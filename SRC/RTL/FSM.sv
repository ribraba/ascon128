==> flow/design.v <==
module FSM (
    input logic clock_i,
    input logic resetb_i,
    input logic start_i,
    input logic data_valid_i, 
    input logic [3:0] round_i,  
    input logic [3:0] cpt_block_i,  
    output logic data_sel_o,  
    output logic en_xor_key_begin_o,
    output logic en_xor_data_begin_o,
    output logic en_xor_key_end_o,
    output logic en_xor_lsb_end_o,
    output logic en_reg_state_o,
    output logic en_cipher_o,
    output logic en_tag_o,
    output logic en_cpt_round_o,  
    output logic init_p12_o,  
    output logic init_p6_o,  
    output logic en_cpt_block_o,  
    output logic init_cpt_block_o,  
    output logic end_o,
    output  logic cipher_valid_o
);
typedef enum {
    attente, conf_init, init_rd0, init_rd1_to_rd10, init_rd11, 
    attente_da, da_rd0, da_rd1_to_rd4, da_rd5,
    attente_pt, pt_bloc0_to_bloc1, pt_rd1, pt_rd2_to_rd5, pt_attente_cipher, pt_C3,
    final_init, final_rd0, final_rd1_to_rd10, final_rd11, fin_final
} state_t;
state_t current_state, next_state;
always_ff @(posedge clock_i or negedge resetb_i) begin
    if (!resetb_i)
        current_state <= attente;
    else
        current_state <= next_state;
end
always_comb begin
    case (current_state)
        attente: next_state = start_i ? conf_init : attente;
        conf_init: next_state = data_valid_i ? init_rd0 : attente;
        init_rd0: next_state = init_rd1_to_rd10;
        init_rd1_to_rd10: next_state = (round_i == 10) ? init_rd11 : init_rd1_to_rd10;
        init_rd11: next_state = attente_da;
        attente_da: next_state = data_valid_i ? da_rd0 : attente_da;
        da_rd0: next_state = da_rd1_to_rd4;
        da_rd1_to_rd4: next_state = (round_i == 10) ? da_rd5 : da_rd1_to_rd4;
        da_rd5: next_state = attente_pt;
        attente_pt: next_state = data_valid_i ? pt_bloc0_to_bloc1 : attente_pt;
        pt_bloc0_to_bloc1: 
            if (cpt_block_i == 2)
                next_state = pt_C3;
            else 
                next_state = pt_rd1;
        pt_rd1:
            next_state = pt_rd2_to_rd5;
        pt_rd2_to_rd5:
            if (round_i == 10)
                next_state = pt_attente_cipher;
            else 
                next_state = pt_rd2_to_rd5;
        pt_attente_cipher: next_state = pt_bloc0_to_bloc1;
        pt_C3: next_state = final_init;
        final_init: next_state = final_rd0;
        final_rd0: next_state = final_rd1_to_rd10;
        final_rd1_to_rd10: next_state = (round_i == 10) ? final_rd11 : final_rd1_to_rd10;
        final_rd11: next_state = fin_final;
        fin_final: next_state = fin_final;
        default: next_state = attente;
    endcase
end
always_comb begin
    data_sel_o = 0; 
    en_xor_key_begin_o = 0; 
    en_xor_data_begin_o = 0; 
    en_xor_key_end_o = 0;
    en_xor_lsb_end_o = 0; 
    en_reg_state_o = 0; 
    en_cipher_o = 0; 
    en_tag_o = 0;
    en_cpt_round_o = 0; 
    init_p12_o = 0; 
    init_p6_o = 0; 
    en_cpt_block_o = 0; 
    init_cpt_block_o = 0;
    cipher_valid_o = 0;
    end_o = 0;
    case (current_state)
        conf_init: begin
            en_cpt_round_o = 1; 
            init_p12_o = 1; 
        end
        init_rd0: begin
            en_cpt_round_o = 1; 
            en_reg_state_o = 1;
        end
        init_rd1_to_rd10: begin
            en_cpt_round_o = 1; 
            en_reg_state_o = 1;
            data_sel_o = 1;
        end
        init_rd11: begin
            en_reg_state_o = 1;
            data_sel_o = 1;
            en_xor_key_end_o = 1;
        end
        attente_da: begin
            en_cpt_round_o = 1; 
            init_p6_o = 1; 
            data_sel_o = 1; 
        end
        da_rd0: begin
            data_sel_o = 1; 
            en_xor_data_begin_o = 1; 
            en_reg_state_o = 1;
            en_cpt_round_o = 1; 
        end
        da_rd1_to_rd4: begin
            data_sel_o = 1; 
            en_reg_state_o = 1;
            en_cpt_round_o = 1;
        end
        da_rd5: begin
            data_sel_o = 1; 
            en_xor_lsb_end_o = 1;
            en_reg_state_o = 1;
        end
        pt_bloc0_to_bloc1: begin
            data_sel_o = 1; 
            en_cpt_round_o = 1; 
            init_p6_o = 1;
            en_cpt_block_o = 1;
        end
        pt_rd1: begin
            data_sel_o = 1;
            en_xor_data_begin_o = 1;
            en_cipher_o = 1;
            en_reg_state_o = 1;
            en_cpt_round_o = 1; 
        end
        pt_rd2_to_rd5: begin
            data_sel_o = 1;
            en_reg_state_o = 1;
            en_cpt_round_o = 1; 
            cipher_valid_o = 1;
        end
        pt_attente_cipher: begin
            data_sel_o = 1;
            en_reg_state_o = 1;
        end
        pt_C3: begin
            data_sel_o = 1;
            en_xor_data_begin_o = 1;
            en_cipher_o = 1;
            cipher_valid_o = 1;
        end
        final_init: begin
            data_sel_o = 1; 
            cipher_valid_o = 1;
            en_cpt_round_o = 1;
            init_p12_o = 1;
        end
        final_rd0: begin
            data_sel_o = 1; 
            en_xor_key_begin_o = 1; 
            en_xor_data_begin_o = 1;  
            cipher_valid_o = 1;
            en_reg_state_o = 1;
            en_cpt_round_o = 1;
        end
        final_rd1_to_rd10: begin
            data_sel_o = 1;
            en_reg_state_o = 1;
            en_cpt_round_o = 1;
        end
        final_rd11: begin
            data_sel_o = 1;
            en_reg_state_o = 1;
            en_xor_key_end_o = 1;
            en_cpt_round_o = 1;
            en_tag_o = 1;
        end
        fin_final: begin
            data_sel_o = 1;
            end_o = 1;
        end
    endcase
end
endmodule : FSM
# --- Tool chain data of FSM ---
# What the tools print for FSM, step after step.
# Lines are those of the file above, counted from 1.
# Library cell names are shortened.
design:
  top_module: "FSM"
  clock_port: "clock_i"
  lib: "sky130hd"
  corner: "tt_025C_1v80"

# --- After elaboration ---
# Yosys after proc, flatten, opt, wreduce and memory -nomap, before mapping. Enables and synchronous resets that opt folds into registers are not counted as muxes. Memory bits, and registers merged into a memory's read port (data or address), are not among the register bits. Print and check cells are not counted.
# Memory sizes are those after Yosys's memory passes, which may raise the word count (mostly to a power of two), join words into wider ones and drop unused or constant bits.
op_classes:
  eq_ne: 21
  n_mux: 11
  reduce_logical: 3
op_table:
  columns: ["cell", "count"]
  rows:
  - ["parallel mux 5 bit (select 19 bit)", 1]
  - ["== test 5 x 4 -> 1 bit (second input constant)", 8]
  - ["zero test 32 bit", 1]
  - ["zero test 27 bit (first input constant)", 1]
  - ["== test 5 x 3 -> 1 bit (second input constant)", 4]
  - ["== test 5 bit (second input constant)", 4]
  - ["2-to-1 mux 14 bit", 1]
  - ["== test 5 x 2 -> 1 bit (second input constant)", 2]
  - ["2-to-1 mux 2 bit", 4]
  - ["2-to-1 mux 3 bit", 2]
  - ["== test 5 x 1 -> 1 bit (second input constant)", 1]
  - ["== test 4 x 2 -> 1 bit (second input constant)", 1]
  - ["== test 4 bit (second input constant)", 1]
  - ["2-to-1 mux 4 bit", 1]
  - ["OR reduction 2 bit", 1]
  - ["2-to-1 mux 1 bit", 2]
bits:
  inputBits: 12
  reg_bits: 5
  n_memories: 1
  romBits: 448
  elab_cells: 37
memory_table:
  columns: ["name", "words", "width", "rd", "write_ports", "line_no", "text"]
  rows:
  - ["(no name shown)", 32, 14, 1, 0, 87, "case (current_state)"]

# --- Logic depth ---
# Yosys ltp: most cells in a row. Word level: on the elaborated netlist, between registers, memories and ports. Mapped: between sequential cells and ports; inverters and the memories' decode and read muxes count.
logic_depth:
  word_depth: 3
  ABC_AREA: 0
  depth_mapped: 7

# --- Synthesis result ---
# Source: synth_stat.txt of the flow (Yosys; design flattened, memories mapped). It holds for the ABC_AREA given above (unset counts as 0); a run with the other value may have another netlist.
# Totals and module areas in this step are rounded.
by_type:
  columns: ["cell", "count", "area_total_um2"]
  rows:
  - ["dfrtp_1", 5, 125.12]
  - ["ha_1", 7, 87.584]
  - ["a21oi_1", 7, 35.034]
  - ["o22ai_1", 5, 31.28]
  - ["buf_4", 4, 30.029]
  - ["nand2_1", 7, 26.275]
  - ["nand2b_1", 4, 25.024]
  - ["inv_1", 6, 22.522]
  - ["mux2i_1", 2, 20.019]
  - ["nor3_1", 4, 20.019]
  - ["a31oi_1", 3, 18.768]
  - ["nor2_1", 5, 18.768]
  - ["xnor2_1", 2, 17.517]
  - ["clkbuf_1", 4, 15.014]
  - ["nand3b_1", 2, 15.014]
  - ["o21ai_0", 3, 15.014]
  - ["o31ai_1", 2, 15.014]
  - ["and4bb_2", 1, 12.512]
# Other cell types: 24; their cells: 27.
synth_totals:
  ffs: 5
  synth_area_um2: 770
  seqArea_um2: 130
  cell_count: 100

# --- Timing after synthesis ---
# OpenSTA on the mapped netlist: ideal clock, no wires. The path of least setup slack (recovery checks aside). Input and output delay are each 20% of the period. Register names are those of the netlist, which keeps one name where synthesis merged equal registers.
synth_timing:
  path_type: "register to output"
  start: "register current_state[1]"
  end: "output en_cpt_round_o"
  path_slack_ps: -3
  tclk_ps: 1770
  delay_ps: 1419
  out_delay_ps: 354
  driving_pins: 6
  t_first_pin_ps: 0
  arrival_time_ps: 1419
  period_less_setup_slack_ps: 1773
# "delay_ps" = arrival - input delay + setup time.
# A path that ends at an output port has no setup time.
# "driving_pins" counts driving pins, that of a launching flip-flop among them; a cell with two outputs on the path counts twice.
# "period_less_setup_slack_ps" = period - worst setup slack (recovery checks aside). The figure is calculated, with input and output delays left at 20% of the set period.
# Between the ends stands the longest chain of elaborated cells between them, by number of cells; it is not shown to be the way that was timed. Of several equally long chains one is given.
# Each line given opens the expression or statement behind the cell; cells for indexed reads and writes are added by Yosys, which also makes memories of some case tables.
# A memory read counts as a cell of the chain, while the word-level depth stops at memories.
synth_via:
  path_cell_list: "dfrtp_1 inv_1 ha_1 o21a_1 mux2_2 o22ai_1"
  elab_chain_len: 2
  cells_between: 2
  lines_between: 1
  cone_classes: "mux (1); memory (1)"
synth_lines:
  columns: ["item", "line_no", "text"]
  rows:
  - ["from (decl)", 30, "state_t current_state, next_state;"]
  - ["from (assign)", 33, "current_state <= attente;"]
  - ["from (assign)", 35, "current_state <= next_state;"]
  - ["memory read (32 x 14 bit)", 87, "case (current_state)"]
  - ["2-to-1 mux 14 bit", 87, null]
  - ["to (decl)", 16, "output logic en_cpt_round_o,"]

# --- Path in the finished layout ---
# From the final timing report of stored run 2: the path of least setup slack in the routed layout; clock arrival at registers is part of the times.
# The path's times are printed in steps of 10 ps; the period is the one set.
layout_timing:
  path_type: "register to output"
  start: "register current_state[3]"
  end: "output en_tag_o"
  out_delay_ps: 430
  arrival_time_ps: 1640
  t_first_pin_ps: 240
  driving_pins: 5
  tclk_ps: 2160
  path_slack_ps: 80
# Between the ends stands the longest chain of elaborated cells between them, by number of cells; it is not shown to be the way that was timed. Of several equally long chains one is given.
# A memory read counts as a cell of the chain, while the word-level depth stops at memories.
layout_via:
  path_cell_list: "dfrtp_2 buf_4 or3b_4 nor2_4 dlygate4sd2_1"
  elab_chain_len: 2
  cells_between: 2
  lines_between: 1
  cone_classes: "mux (1); memory (1)"
layout_lines:
  columns: ["item", "line_no", "text"]
  rows:
  - ["from (decl)", 30, "state_t current_state, next_state;"]
  - ["from (assign)", 33, "current_state <= attente;"]
  - ["from (assign)", 35, "current_state <= next_state;"]
  - ["memory read (32 x 14 bit)", 87, "case (current_state)"]
  - ["2-to-1 mux 14 bit", 87, null]
  - ["to (decl)", 15, "output logic en_tag_o,"]

Memo
Re: implementation data of FSM

Settings and measured results of 2 stored flow runs for module FSM (sky130hd), not sorted in any way. The constraints put input and output delay at 20% of the set period each and load the outputs with 0.01 pF.
"worstPathTime_ps" is the time allowed to the run's worst setup path (the clock period less input and output delay, where it has them) less its slack. Clock arrival times count: a late capture clock shortens it, a late launch clock lengthens it.
By "power_uw" is meant OpenSTA's value without simulated activity: inputs other than the clock are taken to toggle once in ten clock periods, and the tool carries that through the logic.
"worstPathTime_ps" is known to 10 ps.
Values from the reports are rounded here.

--- stored run 1 ---
==> flow/run.sh <==
#!/bin/bash
# the make line also repeats the synthesis and layout settings of config.mk as NAME=value (left out here)
make -C /OpenROAD-flow-scripts/flow DESIGN_CONFIG=/design/flow/config.mk WORK_HOME=/design/flow/orfs CLKGATE_MAP_FILE= finish
==> flow/config.mk <==
export PLATFORM = sky130hd
export DESIGN_NAME = FSM
export DESIGN_NICKNAME = FSM
export VERILOG_FILES = /design/flow/design.v
export SDC_FILE = /design/flow/constraint.sdc
export NUM_CORES = 4
export LEC_CHECK = 0
export CAP_MARGIN = 25
export CORE_MARGIN = 2
export CORE_UTILIZATION = 61
export CTS_CLUSTER_DIAMETER = 180
export CTS_CLUSTER_SIZE = 43
export GPL_TIMING_DRIVEN = 1
export MAX_ROUTING_LAYER = met5
export MIN_ROUTING_LAYER = met1
export PLACE_DENSITY_LB_ADDON = 0.05
export SETUP_SLACK_MARGIN = 0.2
export SLEW_MARGIN = 0
==> flow/constraint.sdc <==
create_clock -name core_clock -period 1.8 [get_ports {clock_i}]
set_input_delay 0.3600 -clock core_clock [delete_from_list [all_inputs] [get_ports {clock_i}]]
set_output_delay 0.3600 -clock core_clock [all_outputs]
set_load 0.01 [all_outputs]

==> results, as YAML <==
outcome: "no results, placement failed with DPL-0038"

--- stored run 2 ---
==> flow/run.sh <==
#!/bin/bash
# the make line also repeats the synthesis and layout settings of config.mk as NAME=value (left out here)
make -C /OpenROAD-flow-scripts/flow DESIGN_CONFIG=/design/flow/config.mk WORK_HOME=/design/flow/orfs CLKGATE_MAP_FILE= finish
==> flow/config.mk <==
export PLATFORM = sky130hd
export DESIGN_NAME = FSM
export DESIGN_NICKNAME = FSM
export VERILOG_FILES = /design/flow/design.v
export SDC_FILE = /design/flow/constraint.sdc
export NUM_CORES = 4
export LEC_CHECK = 0
export CAP_MARGIN = 20
export CORE_MARGIN = 2
export CORE_UTILIZATION = 38
export SLEW_MARGIN = 20
==> flow/constraint.sdc <==
create_clock -name core_clock -period 2.16 [get_ports {clock_i}]
set_input_delay 0.4320 -clock core_clock [delete_from_list [all_inputs] [get_ports {clock_i}]]
set_output_delay 0.4320 -clock core_clock [all_outputs]
set_load 0.01 [all_outputs]

==> results, as YAML <==
results:
  finish.stdcell_area_um2: 1200
  synthArea_um2: 770
  ws_setup_ps: 83
  total_die_area_um2: 2400
  worstPathTime_ps: 1640
  path_kind: "register to output"
  power_uw: 1200
